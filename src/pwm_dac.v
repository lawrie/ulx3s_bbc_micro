==> flow/design.v <==
module pwm_sddac
  (
   input            clk_i,
   input            reset,
   input [msbi_g:0] dac_i,
   output           dac_o
   );
   parameter msbi_g = 9;
   reg [msbi_g+2 : 0] sig_in = 0;
   reg                dac_o_int;
   always @(posedge clk_i)
     begin
        sig_in <= sig_in + { sig_in[msbi_g+2], sig_in[msbi_g+2] , dac_i};
        dac_o_int <= sig_in[msbi_g+2];
     end
  assign dac_o = dac_o_int;
endmodule
# --- Tool chain data of pwm_sddac ---
# What the tools print for pwm_sddac, step after step.
# Line numbers count from 1 in the design file above.
# Operators carry their Yosys type and port widths (W data, S select, Z words).
# Library cell names are shortened.
inputs:
  top: "pwm_sddac"
  clock: "clk_i"
  lib: "sky130hd"
  corner: "tt_025C_1v80"

# --- Word level ---
# Source: Yosys, flattened and elaborated, memories not mapped. Widths are those after wreduce; folded enables and synchronous resets count as part of the registers. Registers that Yosys merges into a memory's read port (data or address) are not register bits. Print and check cells do not count. Equal cells are merged and count once.
bits:
  register_bits: 13
  inputBits: 12
  out_inout_bits: 1
  word_cells: 3
classes:
  n_addsub: 1
op_table:
  columns: ["cell", "n"]
  rows:
  - ["$add A12 B12 Y12", 1]

# --- Depth ---
# Depth = most cells in a row (Yosys ltp): at word level without a register or memory, in the mapped netlist without a sequential cell, where the memories' decode and read muxes count.
depth:
  ltp_word: 1
  ABC_AREA: 0
  ltp_mapped: 6
  ltp_nobuf: 6

# --- Mapped cells and area ---
# The flow's flattened synthesis, as Yosys stat reports it; memories are mapped. The netlist is that of the ABC_AREA named above (0 if unset); the other value can give another one.
by_type:
  columns: ["cell_type", "n", "area_total_um2"]
  rows:
  - ["dfxtp_1", 13, 260.25]
  - ["ha_1", 11, 137.632]
  - ["xnor2_1", 6, 52.55]
  - ["a21oi_1", 6, 30.029]
  - ["nand3_1", 6, 30.029]
  - ["fa_1", 1, 20.019]
  - ["a211oi_1", 2, 15.014]
  - ["a21o_1", 2, 15.014]
  - ["inv_1", 4, 15.014]
  - ["o211ai_1", 2, 15.014]
  - ["o21bai_1", 2, 15.014]
  - ["a31oi_1", 2, 12.512]
  - ["a2111o_1", 1, 11.261]
  - ["nor2_1", 3, 11.261]
  - ["nor3_1", 2, 10.01]
  - ["o211a_1", 1, 10.01]
  - ["o21ai_0", 2, 10.01]
  - ["o21ai_1", 2, 10.01]
# Not listed: further types 11, cells in them 12.
synth_totals:
  mapped_cells: 80
  synth_area_um2: 763.2
  seqArea_um2: 260.2
  flip_flops: 13
  n_buf: 0

# --- Path before layout ---
# Source: OpenSTA report_checks on the synthesized netlist (no wires, ideal clock, input and output delay 20% of the period each), path of least setup slack; recovery checks are left aside. Register names are those of the netlist, which keeps one name where synthesis merged equal registers.
synth_timing:
  kind: "input to register"
  from: "in dac_i[0]"
  to: "reg sig_in[8]"
  tclk_ps: 2670
  in_delay_ps: 534
  setup_ps: 62
  launch_ps: 534
  arrival_ps: 1907
  required_ps: 2608
  path_slack_ps: 701
  path_delay_ps: 1435
  path_stages: 6
  n_path_buf: 0
  period_less_setup_slack_ps: 1969
# "path_delay_ps" = arrival - input delay + setup time.
# "path_stages" counts driving pins, that of a launching flip-flop among them; a cell with two outputs on the path counts twice.
# "period_less_setup_slack_ps" is the clock period less the worst setup slack; recovery checks do not enter. This is arithmetic on one report: input and output delays are still those of the set period (20% each).
# Between the ends stands the longest chain of elaborated cells between them, by number of cells; it is not shown to be the way that was timed. Of several equally long chains one is given.
# A line is the first line of the expression or statement that the cell stems from. Yosys adds cells for indexed reads and writes and turns some case tables into memories.
synth_between:
  path_cell_list: "ha_1 -> fa_1 -> a21oi_1 -> o21ai_1 -> a2111o_1 -> nand3_1"
  elab_chain_cells: 1
  cone_cells: 1
  lines_between: 1
  cone_classes: "add/sub: 1"
synth_lines:
  columns: ["element", "line_no", "source"]
  rows:
  - ["start: declaration", 5, "input [msbi_g:0] dac_i,"]
  - ["$add A12 B12 Y12", 13, "sig_in <= sig_in + { sig_in[msbi_g+2], sig_in[msbi_g+2] , dac_i};"]
  - ["end: assignment", 13, null]
  - ["end: declaration", 9, "reg [msbi_g+2 : 0] sig_in = 0;"]

# --- Path in the finished layout ---
# Path of least setup slack in the final report of run 1 (OpenROAD, finished layout, wires in). Where an end is a register, its clock arrival counts in the times.
# The path's times are printed in steps of 10 ps; the period is the one set.
layout_timing:
  kind: "input to register"
  from: "in dac_i[3]"
  to: "reg sig_in[9]"
  tclk_ps: 1670
  in_delay_ps: 330
  setup_ps: 60
  launch_ps: 330
  arrival_ps: 1860
  required_ps: 1880
  path_slack_ps: 20
  path_stages: 6
  n_path_buf: 1
# Between the ends stands the longest chain of elaborated cells between them, by number of cells; it is not shown to be the way that was timed. Of several equally long chains one is given.
layout_between:
  path_cell_list: "clkdlybuf4s50_1 -> ha_4 -> o211ai_1 -> o211a_1 -> nor4_1 -> nand4b_1"
  elab_chain_cells: 1
  cone_cells: 1
  lines_between: 1
  cone_classes: "add/sub: 1"
layout_lines:
  columns: ["element", "line_no", "source"]
  rows:
  - ["start: declaration", 5, "input [msbi_g:0] dac_i,"]
  - ["$add A12 B12 Y12", 13, "sig_in <= sig_in + { sig_in[msbi_g+2], sig_in[msbi_g+2] , dac_i};"]
  - ["end: assignment", 13, null]
  - ["end: declaration", 9, "reg [msbi_g+2 : 0] sig_in = 0;"]

Appendix: measured runs

Record of 2 stored runs of the RTL-to-layout flow on pwm_sddac, platform sky130hd. The runs are unordered. Constraints: input delay and output delay 20% of the set period each, output load 0.01 pF.
By "period_less_ws_ps" is meant the clock period of the run minus its worst setup slack. This is arithmetic on one report: input and output delays are still those of the set period (20% each).
"critical_path_time_ps" is the time allowed to the run's worst setup path (the clock period less input and output delay, where it has them) less its slack. Clock arrival times count: a late capture clock shortens it, a late launch clock lengthens it.
"final_power_mw": no workload was simulated; the value follows from the tool's default switching activity.
"critical_path_time_ps" is given in steps of 10 ps.

--- run 1 ---
==> flow/run.sh <==
#!/bin/bash
# the make line also repeats the synthesis and layout settings of config.mk as NAME=value (left out here)
make -C /OpenROAD-flow-scripts/flow DESIGN_CONFIG=/design/flow/config.mk WORK_HOME=/design/flow/orfs CLKGATE_MAP_FILE= finish
==> flow/config.mk <==
export PLATFORM = sky130hd
export DESIGN_NAME = pwm_sddac
export DESIGN_NICKNAME = pwm_sddac
export VERILOG_FILES = /design/flow/design.v
export SDC_FILE = /design/flow/constraint.sdc
export NUM_CORES = 4
export LEC_CHECK = 0
export CAP_MARGIN = 20
export CELL_PAD_IN_SITES_GLOBAL_PLACEMENT = 0
export CORE_MARGIN = 2
export CORE_UTILIZATION = 55
export GPL_ROUTABILITY_DRIVEN = 1
export GPL_TIMING_DRIVEN = 0
export MAX_ROUTING_LAYER = met4
export SLEW_MARGIN = 30
export TNS_END_PERCENT = 50
==> flow/constraint.sdc <==
create_clock -name core_clock -period 1.67 [get_ports {clk_i}]
set_input_delay 0.3340 -clock core_clock [delete_from_list [all_inputs] [get_ports {clk_i}]]
set_output_delay 0.3340 -clock core_clock [all_outputs]
set_load 0.01 [all_outputs]

==> results, as YAML <==
results:
  critical_path_time_ps: 1310
  critical_path_kind: "input to register"
  final_power_mw: 2.271
  final_cell_area_um2: 1059.8
  total_die_area_um2: 1701.6
  utilization_pct: 81.4
  yosys_chip_area_um2: 763.2
  timing.hold.ws_ps: 364
  period_less_ws_ps: 1645
  setup_tns_ps: 0
  worstSetupSlack_ps: 25

--- run 2 ---
==> flow/run.sh <==
#!/bin/bash
# the make line also repeats the synthesis and layout settings of config.mk as NAME=value (left out here)
make -C /OpenROAD-flow-scripts/flow DESIGN_CONFIG=/design/flow/config.mk WORK_HOME=/design/flow/orfs CLKGATE_MAP_FILE= finish
==> flow/config.mk <==
export PLATFORM = sky130hd
export DESIGN_NAME = pwm_sddac
export DESIGN_NICKNAME = pwm_sddac
export VERILOG_FILES = /design/flow/design.v
export SDC_FILE = /design/flow/constraint.sdc
export NUM_CORES = 4
export LEC_CHECK = 0
export CAP_MARGIN = 20
export CORE_MARGIN = 2
export CORE_UTILIZATION = 40
export SETUP_SLACK_MARGIN = 0.07
export SLEW_MARGIN = 20
==> flow/constraint.sdc <==
create_clock -name core_clock -period 2.04 [get_ports {clk_i}]
set_input_delay 0.4080 -clock core_clock [delete_from_list [all_inputs] [get_ports {clk_i}]]
set_output_delay 0.4080 -clock core_clock [all_outputs]
set_load 0.01 [all_outputs]

==> results, as YAML <==
results:
  final_cell_area_um2: 1019.7
  total_die_area_um2: 2273.4
  worstSetupSlack_ps: 145
  yosys_chip_area_um2: 763.2
  critical_path_time_ps: 1490
  critical_path_kind: "input to register"
  period_less_ws_ps: 1895
  timing.hold.ws_ps: 357
  utilization_pct: 57.8
  final_power_mw: 1.721
  setup_tns_ps: 0
