==> flow/design.v <==
module icosoc_flashmem (
	input clk, reset,
	input valid,
	output reg ready,
	input [23:0] addr,
	output reg [7:0] rdata,
	output reg spi_cs,
	output reg spi_sclk,
	output reg spi_mosi,
	input spi_miso
);
	reg [7:0] buffer;
	reg [3:0] xfer_cnt;
	reg [2:0] state;
	reg       wake;
	reg [15:0] delay;
	always @(posedge clk) begin
		ready <= 0;
		if (reset || !valid || ready) begin
			spi_cs <= 1;
			spi_sclk <= 1;
			xfer_cnt <= 0;
			state <= 0;
			if (reset) wake <= 1;
		end else begin
			spi_cs <= 0;
			if (xfer_cnt) begin
				if (spi_sclk) begin
					spi_sclk <= 0;
					spi_mosi <= buffer[7];
				end else begin
					spi_sclk <= 1;
					buffer <= {buffer, spi_miso};
					xfer_cnt <= xfer_cnt - 1;
				end
			end else if (delay > 0) begin
				delay <= delay - 1;
				spi_cs <= 1;
			end else if (wake) begin
				 buffer <= 'hab;  
				 xfer_cnt <= 8;
				 delay <= 'hffff;
				 wake <= 0;
			end else
			case (state)
				0: begin
					buffer <= 'h03;
					xfer_cnt <= 8;
					state <= 1;
				end
				1: begin
					buffer <= addr[23:16];
					xfer_cnt <= 8;
					state <= 2;
				end
				2: begin
					buffer <= addr[15:8];
					xfer_cnt <= 8;
					state <= 3;
				end
				3: begin
					buffer <= addr[7:0];
					xfer_cnt <= 8;
					state <= 4;
				end
				4: begin
					xfer_cnt <= 8;
					state <= 5;
				end
				5: begin
					rdata[7:0] <= buffer;
					xfer_cnt <= 8;
					ready <= 1;
				end
			endcase
		end
	end
endmodule
# From RTL to reports: icosoc_flashmem
# Tool output for the design above, in the order of the flow.
# Line numbers count from 1 in the design file above.
# Library cell names are shortened.
# A cell with n/a has no value.
[design]
top = "icosoc_flashmem"
clk_port = "clk"
library = "sky130hd"
lib_corner = "tt_025C_1v80"

# Word-level counts
# Source: Yosys, flattened and elaborated, memories not mapped. Widths are those after wreduce. Registers that Yosys merges into a memory's read port (data or address) are not register bits. Print and check cells do not count. Equal cells are merged and count once.
[word_totals]
mem_bits_ro = 0
mem_bits_rw = 0
regBits = 44
mem_count = 0
clocked_rd_ports_x_width = 0
in_bits = 28
word_cells = 66
latchBits = 0
[classes]
reduce_and_logical = 18
add_sub_neg = 2
eq_ne = 10
logic = 4
shift = 0
div = 0
n_mux = 21
multipliers = 0
compare = 1
[ops]
columns = ["op", "count"]
rows = [
  ["case mux 8 bit (select 4 bit)", 1],
  ["two-way mux 16 bit", 2],
  ["two-way mux 8 bit", 4],
  ["two-way mux 4 bit", 5],
  ["subtractor 16 x 1 -> 16 bit (second input constant)", 1],
  ["greater-than comparator 16 x 1 -> 1 bit (second input constant)", 1],
  ["case mux 3 bit (select 5 bit)", 1],
  ["AND reduction 3 bit", 4],
  ["!= test 2 bit (second input constant)", 5],
  ["AND reduction 4 bit", 2],
  ["two-way mux 1 bit", 8],
  ["== test 3 x 2 -> 1 bit (second input constant)", 2],
  ["== test 3 bit (second input constant)", 2],
  ["nonzero test 6 bit", 1],
  ["OR reduction 6 bit", 1],
  ["AND reduction 5 bit", 1],
  ["nonzero test 5 bit", 1],
  ["NOT 1 bit", 4],
  ["subtractor 4 x 1 -> 4 bit (second input constant)", 1],
  ["nonzero test 4 bit", 1],
  ["OR reduction 4 bit", 1],
  ["== test 3 x 1 -> 1 bit (second input constant)", 1],
  ["logical NOT 3 bit", 1],
  ["nonzero test 3 bit", 1],
  ["logical OR 1 bit", 2],
  ["nonzero test 2 bit", 1],
  ["logical NOT 1 bit", 1],
]

# Logic depth
# Yosys ltp: most cells in a row. Word level: on the elaborated netlist, between registers, memories and ports. Mapped: between sequential cells and ports; inverters and the memories' decode and read muxes count.
[logic_depth]
ltp_word = 6
abc_area = 0
ltp_mapped = 6
mapped_depth_nobuf = 5

# Mapped cells and area
# The flow's flattened synthesis, as Yosys stat reports it; memories are mapped. The netlist is that of the ABC_AREA named above (0 if unset); the other value can give another one.
[synth_totals]
mapped_cells = 193
yosys_area_um2 = 2203.4
n_buf = 8
ff_cells = 47
[by_type]
columns = ["cell_type", "count", "area_total_um2"]
rows = [
  ["edfxtp_1", 34, 1.02E+03],
  ["dfxtp_1", 13, 260.25],
  ["nand2_1", 26, 97.594],
  ["mux2i_1", 9, 90.086],
  ["nor2_1", 18, 67.565],
  ["xnor2_1", 6, 52.55],
  ["a21oi_1", 10, 50.048],
  ["a222oi_1", 5, 50.048],
  ["nor3_1", 8, 40.038],
  ["o21ai_0", 7, 35.034],
  ["nor4_1", 5, 31.28],
  ["a2111oi_0", 3, 26.275],
  ["a22o_1", 3, 26.275],
  ["xor2_1", 3, 26.275],
  ["ha_1", 2, 25.024],
  ["nor4b_4", 1, 23.773],
  ["nand3_4", 1, 17.517],
  ["a21o_1", 2, 15.014],
]
# Other cell types: 25; their cells: 37.

# Timing after synthesis
# Path of least setup slack by OpenSTA after synthesis, without wires, with an ideal clock, recovery checks aside; 20% of the period is set as input and as output delay. Where synthesis merged equal registers, the netlist keeps one of their names.
[synth_path]
path_type = "register to register"
from = "reg delay[10]"
to = "reg buffer[0]"
stages = 5
n_path_buf = 0
arrival_ps = 2144
path_delay_ps = 2519
setup_slack_ps = 1551
t_required_ps = 3695
setup_time_ps = 375
clock_period_ps = 4070
period_less_setup_slack_ps = 2519
# "path_delay_ps" is the arrival time less input delay plus setup time.
# "stages" counts driving pins, that of a launching flip-flop among them; a cell with two outputs on the path counts twice.
# "period_less_setup_slack_ps" is the clock period less the worst setup slack; recovery checks do not enter. This is arithmetic on one report: input and output delays are still those of the set period (20% each).
# The rows between start and end are the longest chain of elaborated cells between them; the timing report does not say that the signal goes this way. Where chains are equally long, one stands for them.
# Each line given opens the expression or statement behind the cell; cells for indexed reads and writes are added by Yosys, which also makes memories of some case tables.
# At most two assigning lines are given for a register; there are more.
# The path ends at the enable pin of a flip-flop; only ways to that pin are counted.
[synth_between]
cell_sequence = "edfxtp_1 -> or4_4 -> nor4b_4 -> nand4_1 -> a21oi_1"
elab_chain_len = 3
[synth_lines]
columns = ["element", "line", "text"]
rows = [
  ["start, declared", 16, "reg [15:0] delay;"],
  ["start, assigned", 37, "delay <= delay - 1;"],
  ["start, assigned", 42, "delay <= 'hffff;"],
  ["greater-than comparator 16 x 1 -> 1 bit", 36, "end else if (delay > 0) begin"],
  ["!= test 2 bit", "n/a", ""],
  ["AND reduction 4 bit", "n/a", ""],
  ["end, assigned", 33, "buffer <= {buffer, spi_miso};"],
  ["end, assigned", 52, "buffer <= addr[23:16];"],
  ["end, declared", 12, "reg [7:0] buffer;"],
]

# Timing after layout
# From the final timing report of run 1: the path of least setup slack in the routed layout; clock arrival at registers is part of the times.
# The path's times are printed in steps of 10 ps; the period is the one set.
[layout_path]
path_type = "register to register"
from = "reg delay[10]"
to = "reg delay[12]"
clock_period_ps = 4130
n_path_buf = 0
arrival_ps = 2940
setup_slack_ps = 1150
setup_time_ps = 330
t_required_ps = 4090
stages = 5
# The rows between start and end are the longest chain of elaborated cells between them; the timing report does not say that the signal goes this way. Where chains are equally long, one stands for them.
# The path ends at the enable pin of a flip-flop; only ways to that pin are counted.
[layout_between]
cell_sequence = "edfxtp_1 -> or4_4 -> nor4b_4 -> nand2_1 -> o211a_1"
elab_chain_len = 3
[layout_lines]
columns = ["element", "line", "text"]
rows = [
  ["start, declared", 16, "reg [15:0] delay;"],
  ["start, assigned", 37, "delay <= delay - 1;"],
  ["start, assigned", 42, "delay <= 'hffff;"],
  ["greater-than comparator 16 x 1 -> 1 bit", 36, "end else if (delay > 0) begin"],
  ["nonzero test 2 bit", "n/a", ""],
  ["AND reduction 3 bit", "n/a", ""],
  ["end, assigned", 37, ""],
  ["end, assigned", 42, ""],
  ["end, declared", 16, ""],
]

# Stored flow runs of icosoc_flashmem (2 of them; Yosys, OpenROAD, sky130hd). They differ in their settings and are not a sequence. Constraints: input delay and output delay 20% of the set period each, output load 0.01 pF.
# "period_reached_ps" is the run's clock period less its worst setup slack. It is reckoned from that one timing run; input and output delays stay at 20% of the period that was set.
# By "worst_path_allowed_less_slack_ps" is meant the share of the clock period that the worst setup path is allowed (20% is reserved at inputs, 20% at outputs), minus its slack. Clock arrival times at its registers enter into it.
# "design_power_w": no workload was simulated; the value follows from the tool's default switching activity.
# "worst_path_allowed_less_slack_ps" is given in steps of 10 ps.

[[run]]
name = "run 1"
[run.settings]
period_ns = 4.13
CAP_MARGIN = 20
CORE_MARGIN = 2
CORE_UTILIZATION = 40
SLEW_MARGIN = 20
[run.results]
final_cell_area_um2 = 2793.9
tns_ps = 0
period_reached_ps = 2977
yosys_chip_area_um2 = 2203.4
total_die_area_um2 = 6118.4
worst_path_allowed_less_slack_ps = 2980
worst_path_kind = "register to register"
finish.utilization_pct = 51.7
design_power_w = 0.0009586
hold_ws_ps = 456
setup_ws_ps = 1153

[[run]]
name = "run 2"
[run.settings]
period_ns = 3.27
CORE_UTILIZATION = 49
SETUP_SLACK_MARGIN = 0.56
CORE_ASPECT_RATIO = 0.76
CELL_PAD_IN_SITES_GLOBAL_PLACEMENT = 2
TNS_END_PERCENT = 95
GPL_TIMING_DRIVEN = 0
GPL_ROUTABILITY_DRIVEN = 0
CAP_MARGIN = 5
MIN_ROUTING_LAYER = "met2"
CORE_MARGIN = 2
SLEW_MARGIN = 20
[run.results]
final_cell_area_um2 = 2816.4
tns_ps = 0
period_reached_ps = 2530
yosys_chip_area_um2 = 2203.4
total_die_area_um2 = 5054.3
worst_path_allowed_less_slack_ps = 2530
worst_path_kind = "register to register"
finish.utilization_pct = 64.6
design_power_w = 0.001126
hold_ws_ps = 455
setup_ws_ps = 740
